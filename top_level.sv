==> flow/design.v <==
module dat_mem #(parameter W=8, byte_count=256)(
  input                           clk,
                                  write_en,   
  input  [$clog2(byte_count)-1:0] raddr,     
                                  waddr,     
  input  [ W-1:0]                 data_in,
  output [ W-1:0]                 data_out
    );
logic [W-1:0] core[byte_count];	 
assign data_out = core[raddr] ;	 
always_ff @ (posedge clk)
  if (write_en)
    core[waddr] <= data_in;
endmodule
module lfsr6(
  input              clk,
                     en,		   
			         init,		   
  input       [5:0]  taps,		   
                     start,		   
  output logic[5:0]  state);	   
  logic[5:0] taptrn;			   
  always @(posedge clk)
	if(init) begin
	  state  <= start;			   
	  taptrn <= taps;			   
	end
	else if(en)	begin	 			   
	  state  <= {state[5:0],^(state&taptrn)};
   end
endmodule
module top_level #(parameter DW=8, AW=8, byte_count=2**AW)(
  input        clk, 
               init,
  output logic done);
logic         write_en;         
logic[AW-1:0] raddr,            
              waddr;            
logic[DW-1:0] data_in;          
wire [DW-1:0] data_out;         
logic         LFSR_en;          
logic[   5:0] taps,             
              start;            
logic[   7:0] pre_len;          
logic         taps_en,          
              start_en,         
              prelen_en;        
logic         load_LFSR;        
logic         data_en;          
wire [   5:0] LFSR;             
logic[   7:0] scram;            
logic[   7:0] ct_inc;           
dat_mem dm1(.clk, .write_en, .raddr, .waddr,
            .data_in, .data_out);
lfsr6 l6(.clk, .en(LFSR_en), .init(load_LFSR),
         .taps, .start, .state(LFSR));
logic[7:0] ct;
logic[7:0] mem_ct;
always_comb begin
  done      = 'b0;
  write_en  = 'b0;          
  raddr     = mem_ct - pre_len;         
  waddr     = 'd64 + mem_ct;
  LFSR_en   = 'b0;          
  data_in   = 'b0;
  scram     = 'b0;
  prelen_en = 'b0;          
  taps_en   = 'b0;          
  start_en  = 'b0;          
  load_LFSR = 'b0;          
  data_en   = 'b0;          
  ct_inc    = 'b1;          
  case(ct)
    0,1: begin   end        
    2:   begin              
           raddr      = 'd61;
           prelen_en  = 'b1;
         end
    3:   begin              
           raddr      = 'd62;   
           taps_en    = 'b1; 
         end                
    4:   begin
           raddr      = 'd63;
           start_en   = 'b1;
         end
    6:   begin              
           load_LFSR  = 'b1;
         end
	 7:   begin
	        LFSR_en    = 'b1;
			  data_en    = 'b1;
			  write_en   = 'b1;
			  ct_inc		 = 'b0;
			  data_in    = 8'h5f ^ {2'b00,LFSR};
			  if( mem_ct == pre_len - 1 ) begin
			    ct_inc = 'b1;
			  end
			end
	 8:   begin
	        LFSR_en    = 'b1;
			  write_en   = 'b1;
			  data_en    = 'b1;
			  ct_inc	    = 'b0;
			  scram      = data_out ^ {2'b00,LFSR};
	        data_in    = scram;
			  if( raddr == 'd51 ) ct_inc = 'b1;
			end 
	 9:   begin
			  done       = 'b1;
			end
	 default: begin end
  endcase
end 
always @(posedge clk) begin
  if(init) begin
    ct <= 0;
	 mem_ct <= 0; 
  end
  else 
	ct <= ct + ct_inc;      
  if(prelen_en)
    pre_len <= data_out;       
  else if(taps_en)
    taps    <= data_out;       
  else if(start_en)
    start   <= data_out;       
  if(data_en) begin
    mem_ct <= mem_ct + 'b1;
  end
end
endmodule
Step by step through the tools: top_level
The steps from the RTL of top_level to its reports follow in flow order.
Line numbers count from 1 in the design file above.
Operators: Yosys type, input widths -> output width; for muxes data width and select width s.
Cell names lack the library's common part.
{"block": "setup", "top_module": "top_level", "clock": "clk", "cell_library": "sky130hd", "pvt_corner": "tt_025C_1v80"}

Elaborated design
Source: Yosys, flattened and elaborated, memories not mapped. Widths are those after wreduce. Registers that Yosys merges into a memory's read port (data or address) are not register bits. Print and check cells do not count. Equal cells are merged and count once.
Memory sizes are those after Yosys's memory passes, which may raise the word count (mostly to a power of two), join words into wider ones and drop unused or constant bits.
{"block": "word_totals", "clocked_rd_ports_x_width": 0, "mem_bits_ro": 0, "elab_cells": 51, "in_bits": 2, "latchBits": 0, "mem_count": 1, "ramBits": 2048, "out_inout_bits": 1, "regBits": 48}
{"block": "mem_list", "memory": "dm1.core", "size": 256, "width": 8, "rd": 1, "wr": 1, "line_no": 9, "text": "logic [W-1:0] core[byte_count];"}
{"block": "classes", "mul": 0, "compare": 0, "n_reduce_logical": 6, "mux": 18, "eq_ne": 9, "div_mod_pow": 0, "n_addsub": 5, "n_shift": 0, "n_logic": 5}
{"block": "ops", "operator": "$eq 8x32->1", "count": 1}
{"block": "ops", "operator": "$mux 8", "count": 4}
{"block": "ops", "operator": "$eq 8x3->1 const B", "count": 3}
{"block": "ops", "operator": "$pmux 8 s3", "count": 1}
{"block": "ops", "operator": "$eq 8x2->1 const B", "count": 2}
{"block": "ops", "operator": "$eq 8x4->1 const B", "count": 2}
{"block": "ops", "operator": "$pmux 8 s2", "count": 1}
{"block": "ops", "operator": "$mux 6", "count": 2}
{"block": "ops", "operator": "$sub 8x1->9 const B", "count": 1}
{"block": "ops", "operator": "$mux 1", "count": 9}
{"block": "ops", "operator": "$add 7x8->8 const A", "count": 1}
{"block": "ops", "operator": "$add 8x1->8 const B", "count": 1}
{"block": "ops", "operator": "$eq 8x6->1 const B", "count": 1}
{"block": "ops", "operator": "$xor 8x6->8", "count": 1}
{"block": "ops", "operator": "$add 8x8->8", "count": 1}
{"block": "ops", "operator": "$sub 8x8->8", "count": 1}
{"block": "ops", "operator": "$not 5->6", "count": 1}
{"block": "ops", "operator": "$and 6x6->6", "count": 1}
{"block": "ops", "operator": "$reduce_xor 6->1", "count": 1}
{"block": "ops", "operator": "$reduce_bool 2->1", "count": 2}
{"block": "ops", "operator": "$reduce_and 3->1", "count": 1}
{"block": "ops", "operator": "$not 1->1", "count": 2}
{"block": "ops", "operator": "$reduce_and 2->1", "count": 1}
{"block": "ops", "operator": "$reduce_or 2->1", "count": 1}
{"block": "ops", "operator": "$pmux 1 s2", "count": 1}

Depth
Longest topological path by Yosys (ltp), each cell counted once; first at word level (registers and memories cut), then after technology mapping (sequential cells cut; the memories' decode and read muxes count).
{"block": "depth", "ltp_word": 5, "ABC_AREA": 0, "depth_mapped": 18, "mapped_depth_nobuf": 15}

Synthesis result
The flow's flattened synthesis, as Yosys stat reports it; memories are mapped. The netlist is that of the ABC_AREA named above (0 if unset); the other value can give another one.
The area totals of this step are shown rounded.
{"block": "types", "cell": "edfxtp_1", "count": 2088, "area_total_um2": 6.27E+04}
{"block": "types", "cell": "mux4_2", "count": 358, "area_total_um2": 8.06E+03}
{"block": "types", "cell": "nand2_1", "count": 556, "area_total_um2": 2.09E+03}
{"block": "types", "cell": "nor2_1", "count": 343, "area_total_um2": 1.29E+03}
{"block": "types", "cell": "nand3_1", "count": 210, "area_total_um2": 1.05E+03}
{"block": "types", "cell": "mux2i_1", "count": 102, "area_total_um2": 1.02E+03}
{"block": "types", "cell": "and3_1", "count": 108, "area_total_um2": 675.648}
{"block": "types", "cell": "clkbuf_1", "count": 151, "area_total_um2": 566.794}
{"block": "types", "cell": "a211oi_1", "count": 70, "area_total_um2": 525.504}
{"block": "types", "cell": "a22oi_1", "count": 65, "area_total_um2": 487.968}
{"block": "types", "cell": "buf_2", "count": 84, "area_total_um2": 420.403}
{"block": "types", "cell": "a311oi_1", "count": 44, "area_total_um2": 385.37}
{"block": "types", "cell": "a31oi_1", "count": 57, "area_total_um2": 356.592}
{"block": "types", "cell": "a2111oi_0", "count": 30, "area_total_um2": 262.752}
{"block": "types", "cell": "buf_4", "count": 32, "area_total_um2": 240.23}
{"block": "types", "cell": "nand4_1", "count": 38, "area_total_um2": 237.728}
{"block": "types", "cell": "mux2_2", "count": 20, "area_total_um2": 225.216}
{"block": "types", "cell": "a21oi_1", "count": 40, "area_total_um2": 200.192}
Other cell types: 62; their cells: 398.
{"block": "synth_totals", "ff_cells": 2096, "area_mm2": 0.084, "buf_cells": 311, "cell_count": 4794, "seq_area_mm2": 0.063}
The figures by module come from a second, unflattened synthesis with its own total; it is not the netlist above.
{"block": "hier_totals", "cells_unflattened": 3976, "hier_area_mm2": 0.082}
Each row is one instance without its submodules.
{"block": "modules", "module": "dat_mem", "mod_seq_area_mm2": 0.061, "n_cells": 3725, "instances": 1, "area_mm2": 0.079}
{"block": "modules", "module": "top_level", "mod_seq_area_mm2": 0.001, "n_cells": 221, "instances": 1, "area_mm2": 0.0022}
{"block": "modules", "module": "lfsr6", "mod_seq_area_mm2": 0.00036, "n_cells": 30, "instances": 1, "area_mm2": 0.00052}

Worst setup path after synthesis
OpenSTA on the mapped netlist: ideal clock, no wires. The path of least setup slack (recovery checks aside). Input and output delay are each 20% of the period. Register names are those of the netlist, which keeps one name where synthesis merged equal registers.
{"block": "synth_timing", "path_kind": "register -> register", "start": "register ct[5]", "end": "memory dm1.core[0][3]", "launch_ps": 0, "setup_ps": 2187, "tclk_ps": 17200, "path_stages": 16, "n_path_buf": 5, "delay_ps": 15653, "arrival_time_ps": 13466, "path_slack_ps": 1548, "required_time_ps": 15013, "period_less_setup_slack_ps": 15652}
"delay_ps" = arrival - input delay + setup time.
"path_stages" counts driving pins, that of a launching flip-flop among them; a cell with two outputs on the path counts twice.
"period_less_setup_slack_ps" = period - worst setup slack (recovery checks aside). The figure is calculated, with input and output delays left at 20% of the set period.
Between the ends stands the longest chain of elaborated cells between them, by number of cells; it is not shown to be the way that was timed. Of several equally long chains one is given.
A line is the first line of the expression or statement that the cell stems from. Yosys adds cells for indexed reads and writes and turns some case tables into memories.
A memory read counts as a cell of the chain, while the word-level depth stops at memories.
Ways into the end's enable are left out, as the timed path ends at the data pin.
{"block": "synth_between", "cell_sequence": "dfxtp_1 -> or4_1 -> clkbuf_2 -> or4_4 -> nand2_8 -> buf_6 -> buf_4 -> buf_4 -> buf_4 -> mux4_2 -> a22oi_1 -> nand2_1 -> a21oi_1 -> nand3_1 -> mux2i_1 -> o21ai_0", "elab_chain_len": 6, "cells_between": 12, "lines_between": 4, "classes_between": "5 x eq/ne; 4 x mux; 1 x logic; 1 x reduce/logical; 1 x memory"}
{"block": "synth_rtl", "item": "from (decl)", "line_no": 57, "text": "logic[7:0] ct;"}
{"block": "synth_rtl", "item": "from (assign)", "line_no": 117, "text": "ct <= 0;"}
{"block": "synth_rtl", "item": "from (assign)", "line_no": 121, "text": "ct <= ct + ct_inc;"}
{"block": "synth_rtl", "item": "$eq 8x3->1", "line_no": 73, "text": "case(ct)"}
{"block": "synth_rtl", "item": "$pmux 8 s3", "line_no": 73}
{"block": "synth_rtl", "item": "$mem_v2 256x8", "line_no": 9, "text": "logic [W-1:0] core[byte_count];"}
{"block": "synth_rtl", "item": "$xor 8x6->8", "line_no": 105, "text": "scram = data_out ^ {2'b00,LFSR};"}
{"block": "synth_rtl", "item": "$pmux 8 s2", "line_no": 73}
{"block": "synth_rtl", "item": "$mux 8", "line_no": 12, "text": "if (write_en)"}
{"block": "synth_rtl", "item": "to (decl)", "line_no": 9}

Timing after layout
From the final timing report of entry A: the path of least setup slack in the routed layout; clock arrival at registers is part of the times.
The path's times are printed in steps of 10 ps; the period is the one set.
{"block": "layout_timing", "path_kind": "register -> register", "start": "register ct[5]", "end": "memory dm1.core[45][0]", "arrival_time_ps": 9070, "path_slack_ps": 8160, "n_path_buf": 4, "tclk_ps": 16700, "path_stages": 15, "launch_ps": 870, "required_time_ps": 17230, "setup_ps": 330}
Between the ends stands the longest chain of elaborated cells between them, by number of cells; it is not shown to be the way that was timed. Of several equally long chains one is given.
A memory read counts as a cell of the chain, while the word-level depth stops at memories.
Ways into the end's enable are left out, as the timed path ends at the data pin.
{"block": "layout_between", "cell_sequence": "dfxtp_1 -> or4_1 -> or4_4 -> nand2_8 -> buf_4 -> buf_4 -> mux4_2 -> nand2_1 -> nand3_1 -> a21boi_0 -> o41a_1 -> nand4_1 -> nand3b_1 -> buf_4 -> buf_4", "elab_chain_len": 6, "cells_between": 12, "lines_between": 4, "classes_between": "5 x eq/ne; 4 x mux; 1 x logic; 1 x reduce/logical; 1 x memory"}
{"block": "layout_rtl", "item": "from (decl)", "line_no": 57, "text": "logic[7:0] ct;"}
{"block": "layout_rtl", "item": "from (assign)", "line_no": 117, "text": "ct <= 0;"}
{"block": "layout_rtl", "item": "from (assign)", "line_no": 121, "text": "ct <= ct + ct_inc;"}
{"block": "layout_rtl", "item": "$eq 8x3->1", "line_no": 73, "text": "case(ct)"}
{"block": "layout_rtl", "item": "$pmux 8 s3", "line_no": 73}
{"block": "layout_rtl", "item": "$mem_v2 256x8", "line_no": 9, "text": "logic [W-1:0] core[byte_count];"}
{"block": "layout_rtl", "item": "$xor 8x6->8", "line_no": 105, "text": "scram = data_out ^ {2'b00,LFSR};"}
{"block": "layout_rtl", "item": "$pmux 8 s2", "line_no": 73}
{"block": "layout_rtl", "item": "$mux 8", "line_no": 12, "text": "if (write_en)"}
{"block": "layout_rtl", "item": "to (decl)", "line_no": 9}
Some nets on the timed path still bear RTL names; the line given drives or declares the net.
{"block": "layout_named_nets", "net": "data_in[0]", "line_no": 73}

Lab notebook: top_level

Measured results for top_level: 2 stored runs of the Yosys and OpenROAD flow on sky130hd. The settings differ; the order carries no meaning. The constraints put input and output delay at 20% of the set period each and load the outputs with 0.01 pF.
"worst_path_allowed_less_slack_ps": the worst setup path's part of the clock period (all of it between registers, 20% less for each end at a port) less its slack. A launch clock that arrives late makes it longer, a capture clock that arrives late makes it shorter.
"worst_path_allowed_less_slack_ps" is given in steps of 10 ps.
The measured numbers are rounded.

{"run": "entry A", "settings": { "period_ns": 16.7, "SETUP_SLACK_MARGIN": 4.58, "CAP_MARGIN": 20, "CORE_MARGIN": 2, "CORE_UTILIZATION": 40, "SLEW_MARGIN": 20 }, "results": { "worst_path_allowed_less_slack_ps": 8540, "worstPathKind": "register -> register", "final_cell_area_mm2": 0.094, "ys_area_mm2": 0.084, "timing.hold.ws_ps": 420, "setup_worst_slack_ps": 8200, "design_die_area_mm2": 0.21 }}
{"run": "entry B", "settings": { "period_ns": 29.8, "CORE_UTILIZATION": 72, "SETUP_SLACK_MARGIN": -0.92, "PLACE_DENSITY_LB_ADDON": 0.04, "HOLD_SLACK_MARGIN": 0.19, "CORE_ASPECT_RATIO": 1.84, "CELL_PAD_IN_SITES_DETAIL_PLACEMENT": 1, "ABC_AREA": 0, "CTS_CLUSTER_SIZE": 75, "MIN_ROUTING_LAYER": "met1", "CAP_MARGIN": 20, "CORE_MARGIN": 2, "SLEW_MARGIN": 20 }, "outcome": "no final report: routing broke off with GRT-0232"}
